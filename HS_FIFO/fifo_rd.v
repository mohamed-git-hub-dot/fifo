==> flow/design.v <==
module fifo_rd #(
  parameter P_SIZE = 4                           
)
  (
   input  wire                     r_clk,               
   input  wire                     r_rstn,              
   input  wire                     r_inc,               
   input  wire   [P_SIZE-1:0]      sync_wr_ptr,         
   output wire   [P_SIZE-2:0]      rd_addr,             
   output wire                     empty,               
   output reg    [P_SIZE-1:0]      gray_rd_ptr          
);
wire [P_SIZE-1:0]  gray_rd_ptr_comb;
reg [P_SIZE-1:0]  rd_ptr ;
always @(posedge r_clk or negedge r_rstn)
 begin
  if(!r_rstn)
   begin
    rd_ptr <= 0 ;
   end
 else if (!empty && r_inc)
    rd_ptr <= rd_ptr + 1 ;
 end
assign rd_addr = rd_ptr[P_SIZE-2:0] ;
always @(posedge r_clk or negedge r_rstn)
begin
 if(!r_rstn)
   begin
    gray_rd_ptr <= 0 ;
   end
 else 
  begin
   gray_rd_ptr <= gray_rd_ptr_comb;
  end
 end
assign empty = (sync_wr_ptr == gray_rd_ptr) ;
gray_code_generator gray_module (
.binary(rd_ptr),
. gray(gray_rd_ptr_comb)
);
endmodule
module gray_code_generator (
    input  [9:0] binary,
    output  [9:0] gray
);
assign gray[9] = binary[9];
assign gray[8] = binary[9] ^ binary[8];
assign gray[7] = binary[8] ^ binary[7];
assign gray[6] = binary[7] ^ binary[6];
assign gray[5] = binary[6] ^ binary[5];
assign gray[4] = binary[5] ^ binary[4];
assign gray[3] = binary[4] ^ binary[3];
assign gray[2] = binary[3] ^ binary[2];
assign gray[1] = binary[2] ^ binary[1];
assign gray[0] = binary[1] ^ binary[0];
endmodule
======== Tool chain data of fifo_rd ========
What the tools print for fifo_rd, step after step.
Lines are those of the file above, counted from 1.
A cell with n/a has no value.
inputs
  top ..................................... fifo_rd
  clock ................................... r_clk
  standard-cell library ................... sky130hd
  library corner .......................... tt_025C_1v80

======== After elaboration ========
Counts by Yosys on the flattened word-level netlist (proc, flatten, opt, wreduce; memories kept). Register bits leave out memories and registers merged into their read ports (data or address); mux counts leave out enables and synchronous resets folded into registers. Print and check cells are left out. Cells with the same type and inputs are merged into one.
storage and ports
  register bits after elaboration ......... 8
  bits in latches ......................... 0
  bits in writable memories ............... 0
  bits in read-only memories .............. 0
  word width x clocked read ports ......... 0
  memory cells ............................ 0
  input port bits ......................... 7
  elaborated cells ........................ 9
operators by class
  add/subtract/negate cells ............... 1
  multiply operators ...................... 0
  div/mod/pow operators ................... 0
  order comparisons ....................... 0
  equality and inequality tests ........... 1
  shift operators ......................... 0
  muxes and demuxes ....................... 0
  bitwise logic cells ..................... 3
  reduce/logical cells .................... 2
operators with widths
  cell                                          number
  adder 4 x 1 -> 4 bit (second input constant)  1
  equality test 4 bit                           1
  bitwise XOR 1 bit                             3
  logical AND 1 bit                             1
  logical NOT 1 bit                             1

======== Depth ========
Depth = most cells in a row (Yosys ltp): at word level without a register or memory, in the mapped netlist without a sequential cell, where the memories' decode and read muxes count.
logic depth
  depth after elaboration ................. 3
  ABC_AREA ................................ 0
  gate-level depth with buffers ........... 4

======== After synthesis ========
Yosys stat after the flow's synthesis: flattened, memories mapped to cells. It holds for the ABC_AREA given above (unset counts as 0); a run with the other value may have another netlist.
mapped netlist
  standard cells after synthesis .......... 32
  synthesis area .......................... 0.0004129 mm^2
  flip-flops .............................. 8
cells by type
  cell                      number  total area (um^2)
  sky130_fd_sc_hd__dfrtp_1  8       200.192
  sky130_fd_sc_hd__xor2_1   7       61.309
  sky130_fd_sc_hd__xnor2_1  5       43.792
  sky130_fd_sc_hd__ha_1     2       25.024
  sky130_fd_sc_hd__buf_4    3       22.522
  sky130_fd_sc_hd__a41oi_1  2       17.517
  sky130_fd_sc_hd__o41ai_2  1       16.266
  sky130_fd_sc_hd__mux2_2   1       11.261
  sky130_fd_sc_hd__nor4_1   1       6.256
  sky130_fd_sc_hd__nand3_1  1       5.005
  sky130_fd_sc_hd__nand2_1  1       3.754
The figures by module come from a second, unflattened synthesis with its own total; it is not the netlist above.
second synthesis, totals
  cell total of the unflattened synthesis .. 37
  area (unflattened synthesis) ............ 0.0004517 mm^2
Each row is one instance without its submodules.
modules
  module               times used  cells  area (mm^2)  seq. area (mm^2)
  fifo_rd              1           27     0.0003654    0.0002002
  gray_code_generator  1           10     0.0000863    0

======== Worst setup path after synthesis ========
OpenSTA on the mapped netlist: ideal clock, no wires. The path of least setup slack (recovery checks aside). Input and output delay are each 20% of the period. Register names are those of the netlist, which keeps one name where synthesis merged equal registers.
timing path after synthesis
  path type ............................... reg-to-output
  start ................................... register gray_rd_ptr[1]
  end ..................................... output empty
  clock period ............................ 2.26 ns
  external output delay ................... 0.452 ns
  time at the first pin ................... 0.000 ns
  data arrival time ....................... 1.078 ns
  required time ........................... 1.808 ns
  path slack .............................. 0.730 ns
  delay of the path ....................... 1.078 ns
  stages .................................. 3
  synthesis period reached ................ 1.53 ns
"delay of the path" = arrival - input delay + setup time.
At an output port there is no setup time.
"stages" counts driving pins, that of a launching flip-flop among them; a cell with two outputs on the path counts twice.
"synthesis period reached" is the clock period less the worst setup slack; recovery checks do not enter. This is arithmetic on one report: input and output delays are still those of the set period (20% each).
Between the ends stands the longest chain of elaborated cells between them, by number of cells; it is not shown to be the way that was timed. Of several equally long chains one is given.
Each line given opens the expression or statement behind the cell; cells for indexed reads and writes are added by Yosys, which also makes memories of some case tables.
on the way, after synthesis
  cell sequence ........................... sky130_fd_sc_hd__dfrtp_1 sky130_fd_sc_hd__xor2_1 sky130_fd_sc_hd__nor4_1
  cells in the longest elaborated chain ... 1
RTL lines, path after synthesis
  what                 RTL line  source
  start, declared      11        output reg    [P_SIZE-1:0]      gray_rd_ptr
  start, assigned      29        gray_rd_ptr <= 0 ;
  start, assigned      33        gray_rd_ptr <= gray_rd_ptr_comb;
  equality test 4 bit  36        assign empty = (sync_wr_ptr == gray_rd_ptr) ;
  end, declared        10        output wire                     empty,

======== Path in the finished layout ========
From the final timing report of flow run A: the path of least setup slack in the routed layout; clock arrival at registers is part of the times.
timing path after layout
  path type ............................... input-to-reg
  start ................................... input sync_wr_ptr[0]
  end ..................................... register rd_ptr[1]
  clock period ............................ 1.05 ns
  time at the first pin ................... 0.21 ns
  data arrival time ....................... 1.69 ns
  required time ........................... 1.16 ns
  path slack .............................. -0.53 ns
  stages .................................. 5
Between the ends stands the longest chain of elaborated cells between them, by number of cells; it is not shown to be the way that was timed. Of several equally long chains one is given.
on the way, after layout
  cell sequence ........................... sky130_fd_sc_hd__clkdlybuf4s50_1 sky130_fd_sc_hd__xor2_1 sky130_fd_sc_hd__buf_4 sky130_fd_sc_hd__o41ai_4 sky130_fd_sc_hd__mux2_4
  cells in the longest elaborated chain ... 3
RTL lines, path after layout
  what                 RTL line  source
  start, declared      8         input  wire   [P_SIZE-1:0]      sync_wr_ptr,
  equality test 4 bit  36        assign empty = (sync_wr_ptr == gray_rd_ptr) ;
  logical NOT 1 bit    21        else if (!empty && r_inc)
  logical AND 1 bit    21
  end, assigned        19        rd_ptr <= 0 ;
  end, assigned        22        rd_ptr <= rd_ptr + 1 ;
  end, declared        14        reg [P_SIZE-1:0]  rd_ptr ;

Lab notebook: fifo_rd

Module fifo_rd, platform sky130hd: 2 stored runs of the flow (Yosys, OpenROAD) with differing settings, in no particular order. Input and output delays are each 20% of the period that was set; the output load is 0.01 pF.
"period achieved": clock period set for the run, less the worst setup slack. It is reckoned from that one timing run; input and output delays stay at 20% of the period that was set.
"time on the worst setup path" is the time allowed to the run's worst setup path (the clock period less input and output delay, where it has them) less its slack. Clock arrival times count: a late capture clock shortens it, a late launch clock lengthens it.
By "total power of the final layout" is meant OpenSTA's value without simulated activity: inputs other than the clock are taken to toggle once in ten clock periods, and the tool carries that through the logic.

---- flow run A ----
settings
  period_ns = 1.05
  CORE_UTILIZATION = 40
  SETUP_SLACK_MARGIN = -0.07
  PLACE_DENSITY = 0.5
  GPL_ROUTABILITY_DRIVEN = 0
  CTS_CLUSTER_SIZE = 90
  MIN_ROUTING_LAYER = met1
  CAP_MARGIN = 20
  CORE_MARGIN = 2
  SLEW_MARGIN = 20
results
  post-layout utilization ................. 81.9%
  post-route setup TNS .................... -1.982 ns
  period achieved ......................... 1.581 ns
  time on the worst setup path ............ 1.37 ns
  type of the worst setup path ............ input-to-reg
  area of the die ......................... 0.0013054 mm^2
  chip area after synthesis (Yosys) ....... 0.0004129 mm^2
  standard-cell area of the final layout .. 0.0007782 mm^2
  total power of the final layout ......... 0.002406 W
  setup slack of the worst path ........... -0.531 ns

---- flow run B ----
settings
  period_ns = 2.74
  CORE_UTILIZATION = 54
  PLACE_DENSITY = 0.48
  HOLD_SLACK_MARGIN = 0.19
  CELL_PAD_IN_SITES_DETAIL_PLACEMENT = 0
  ABC_AREA = 1
  CTS_CLUSTER_SIZE = 43
  MIN_ROUTING_LAYER = met2
  CAP_MARGIN = 20
  CORE_MARGIN = 2
  SLEW_MARGIN = 20
results
  incomplete, floorplanning halted on PDN-0185
