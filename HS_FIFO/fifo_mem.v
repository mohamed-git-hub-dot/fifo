==> flow/design.v <==
module fifo_mem #(
  parameter D_SIZE = 16 ,                        
  parameter F_DEPTH = 8 ,                        
  parameter P_SIZE = 4                           
)
  (   
   input                    w_clk,               
   input                    w_rstn,              
   input                    w_full,              
   input                    w_inc,               
   input   [P_SIZE-2:0]     w_addr,              
   input   [P_SIZE-2:0]     r_addr,              
   input   [D_SIZE-1:0]     w_data,              
   output  [D_SIZE-1:0]     r_data               
  );
reg [F_DEPTH-1:0] i ;
reg [D_SIZE-1:0] FIFO_MEM [F_DEPTH-1:0] ;
always @(posedge w_clk or negedge w_rstn)
 begin
  if(!w_rstn)
   begin 
    for(i=0;i<F_DEPTH;i=i+1) 
     FIFO_MEM[i] <= {D_SIZE{1'b0}} ;
   end
 else if (!w_full && w_inc)
    FIFO_MEM[w_addr] <= w_data ;
 end
assign r_data = FIFO_MEM[r_addr] ;
endmodule
## Reports on fifo_mem

Tool output for the design above, in the order of the flow.
Line numbers count from 1 in the design file above.
Operators: Yosys type, input widths -> output width; for muxes data width and select width s.
Library cell names are shortened.
Not given: n/a

| design | value |
|---|---|
| design top | fifo_mem |
| clock input | w_clk |
| standard-cell library | sky130hd |
| library corner | tt_025C_1v80 |

## Word level

Counts by Yosys on the flattened word-level netlist (proc, flatten, opt, wreduce). Print and check cells are left out. Cells with the same type and inputs are merged into one.

| bit counts | value |
|---|---|
| register bits after elaboration | 128 |
| bits of input ports | 26 |

| cells by class | value |
|---|---|
| equality and inequality tests | 14 |
| multiplexer cells | 1 |
| reductions and logical operators | 12 |

Operators by type and width:

| cell | number |
|---|---|
| $pmux 16 s8 | 1 |
| $eq 3x3->1 const B | 8 |
| $reduce_and 2->1 | 8 |
| $eq 3x2->1 const B | 4 |
| $eq 3x1->1 const B | 2 |
| $logic_not 3->1 | 2 |
| $logic_and 1x1->1 | 1 |
| $logic_not 1->1 | 1 |

## Depth

Depth = most cells in a row (Yosys ltp): at word level without a register or memory, in the mapped netlist without a sequential cell, where the memories' decode and read muxes count.

| depth | value |
|---|---|
| word-level depth | 3 |
| ABC_AREA | 0 |
| depth in mapped cells | 6 |

## Synthesis result

Source: synth_stat.txt of the flow (Yosys; design flattened, memories mapped). It holds for the ABC_AREA given above (unset counts as 0); a run with the other value may have another netlist.
Totals and module areas in this step are rounded.

Cells by type:

| cell | number |
|---|---|
| dfrtp_1 | 128 |
| mux2_2 | 126 |
| mux2i_1 | 48 |
| o22a_1 | 16 |
| o22ai_1 | 16 |
| a211oi_1 | 13 |
| nor3b_1 | 13 |
| nand3b_4 | 3 |
| buf_6 | 5 |
| nor3b_4 | 3 |
| buf_2 | 10 |
| clkbuf_1 | 9 |
| a221oi_1 | 3 |
| nand2b_1 | 4 |
| buf_4 | 3 |
| mux2_1 | 2 |
| buf_12 | 1 |
| inv_1 | 3 |

Other cell types: 8; their cells: 10.

| synthesis totals | value |
|---|---|
| mapped cells | 416 |
| synthesis area | 6000 um^2 |
| flip-flops | 128 |
| buffer cells | 29 |

## Timing after synthesis

Path of least setup slack by OpenSTA after synthesis, without wires, with an ideal clock, recovery checks aside; 20% of the period is set as input and as output delay. Where synthesis merged equal registers, the netlist keeps one of their names.

| timing after synthesis | value |
|---|---|
| path type | in2out |
| start point | input port r_addr[2] |
| end point | output port r_data[0] |
| clock period | 1.97 ns |
| external input delay | 0.394 ns |
| external output delay | 0.394 ns |
| time at the first pin | 0.394 ns |
| arrival | 1.449 ns |
| required time | 1.576 ns |
| slack | 0.127 ns |
| delay of the path | 1.055 ns |
| driving pins on the path | 5 |
| synthesis period reached | 1.843 ns |

"delay of the path" is the arrival time less input delay plus setup time.
A path that ends at an output port has no setup time.
"driving pins on the path": output pins that drive a net of the path, with the launching flip-flop's if there is one; two outputs of one cell count as two.
"synthesis period reached" is the clock period less the worst setup slack; recovery checks do not enter. This is arithmetic on one report: input and output delays are still those of the set period (20% each).
Between the ends stands the longest chain of elaborated cells between them, by number of cells; it is not shown to be the way that was timed. Of several equally long chains one is given.
A line is the first line of the expression or statement that the cell stems from. Yosys adds cells for indexed reads and writes and turns some case tables into memories.

| on the way, after synthesis | value |
|---|---|
| path through | clkbuf_1 > or3_1 > clkbuf_1 > buf_2 > o22a_1 |
| cells in the longest elaborated chain | 2 |

RTL lines, path after synthesis:

| element | line | text |
|---|---|---|
| from (decl) | 12 | `input   [P_SIZE-2:0]     r_addr,` |
| $eq 3x3->1 | 28 | `assign r_data = FIFO_MEM[r_addr] ;` |
| $pmux 16 s8 | 28 |  |
| to (decl) | 14 | `output  [D_SIZE-1:0]     r_data` |

## Worst path after layout

From the final timing report of stored run 1: the path of least setup slack in the routed layout; clock arrival at registers is part of the times.

| timing post-layout | value |
|---|---|
| path type | in2out |
| start point | input port r_addr[1] |
| end point | output port r_data[8] |
| clock period | 1.94 ns |
| external input delay | 0.39 ns |
| external output delay | 0.39 ns |
| time at the first pin | 0.39 ns |
| arrival | 1.66 ns |
| required time | 1.55 ns |
| slack | -0.11 ns |
| driving pins on the path | 6 |

Between the ends stands the longest chain of elaborated cells between them, by number of cells; it is not shown to be the way that was timed. Of several equally long chains one is given.

| on the way, post-layout | value |
|---|---|
| path through | buf_4 > bufbuf_16 > mux2i_2 > a211oi_2 > o22a_1 > dlygate4sd2_1 |
| cells in the longest elaborated chain | 2 |

RTL lines, path post-layout:

| element | line | text |
|---|---|---|
| from (decl) | 12 | `input   [P_SIZE-2:0]     r_addr,` |
| $eq 3x3->1 | 28 | `assign r_data = FIFO_MEM[r_addr] ;` |
| $pmux 16 s8 | 28 |  |
| to (decl) | 14 | `output  [D_SIZE-1:0]     r_data` |

Stored flow runs of fifo_mem (2 of them; Yosys, OpenROAD, sky130hd). They differ in their settings and are not a sequence. Constraints: input delay and output delay 20% of the set period each, output load 0.01 pF.
"clock period reached" means the clock period less the worst setup slack. The figure is calculated, with input and output delays left at 20% of the set period.
Values from the reports are rounded here.
Settings: - = not set for that run.

| item | stored run 1 | stored run 2 |
|---|---|---|
| period_ns | 1.94 | 1.61 |
| SETUP_SLACK_MARGIN | -0.15 | -0.04 |
| CAP_MARGIN | 20 | 20 |
| CORE_MARGIN | 2 | 2 |
| CORE_UTILIZATION | 40 | 27 |
| SLEW_MARGIN | 20 | 20 |
| PLACE_DENSITY | - | 0.38 |
| CELL_PAD_IN_SITES_DETAIL_PLACEMENT | - | 0 |
| ABC_AREA | - | 0 |
| CTS_CLUSTER_DIAMETER | - | 337 |
| MAX_ROUTING_LAYER | - | met5 |
| netlist area reported by Yosys (um^2) | 6000 | 6000 |
| die size (um^2) | 16000 | 23000 |
| standard-cell area after layout (um^2) | 7600 | 7900 |
| worst setup slack after layout (ns) | -0.11 | -0.17 |
| total negative setup slack (ns) | -0.82 | -1.6 |
| clock period reached (ns) | 2.048 | 1.776 |
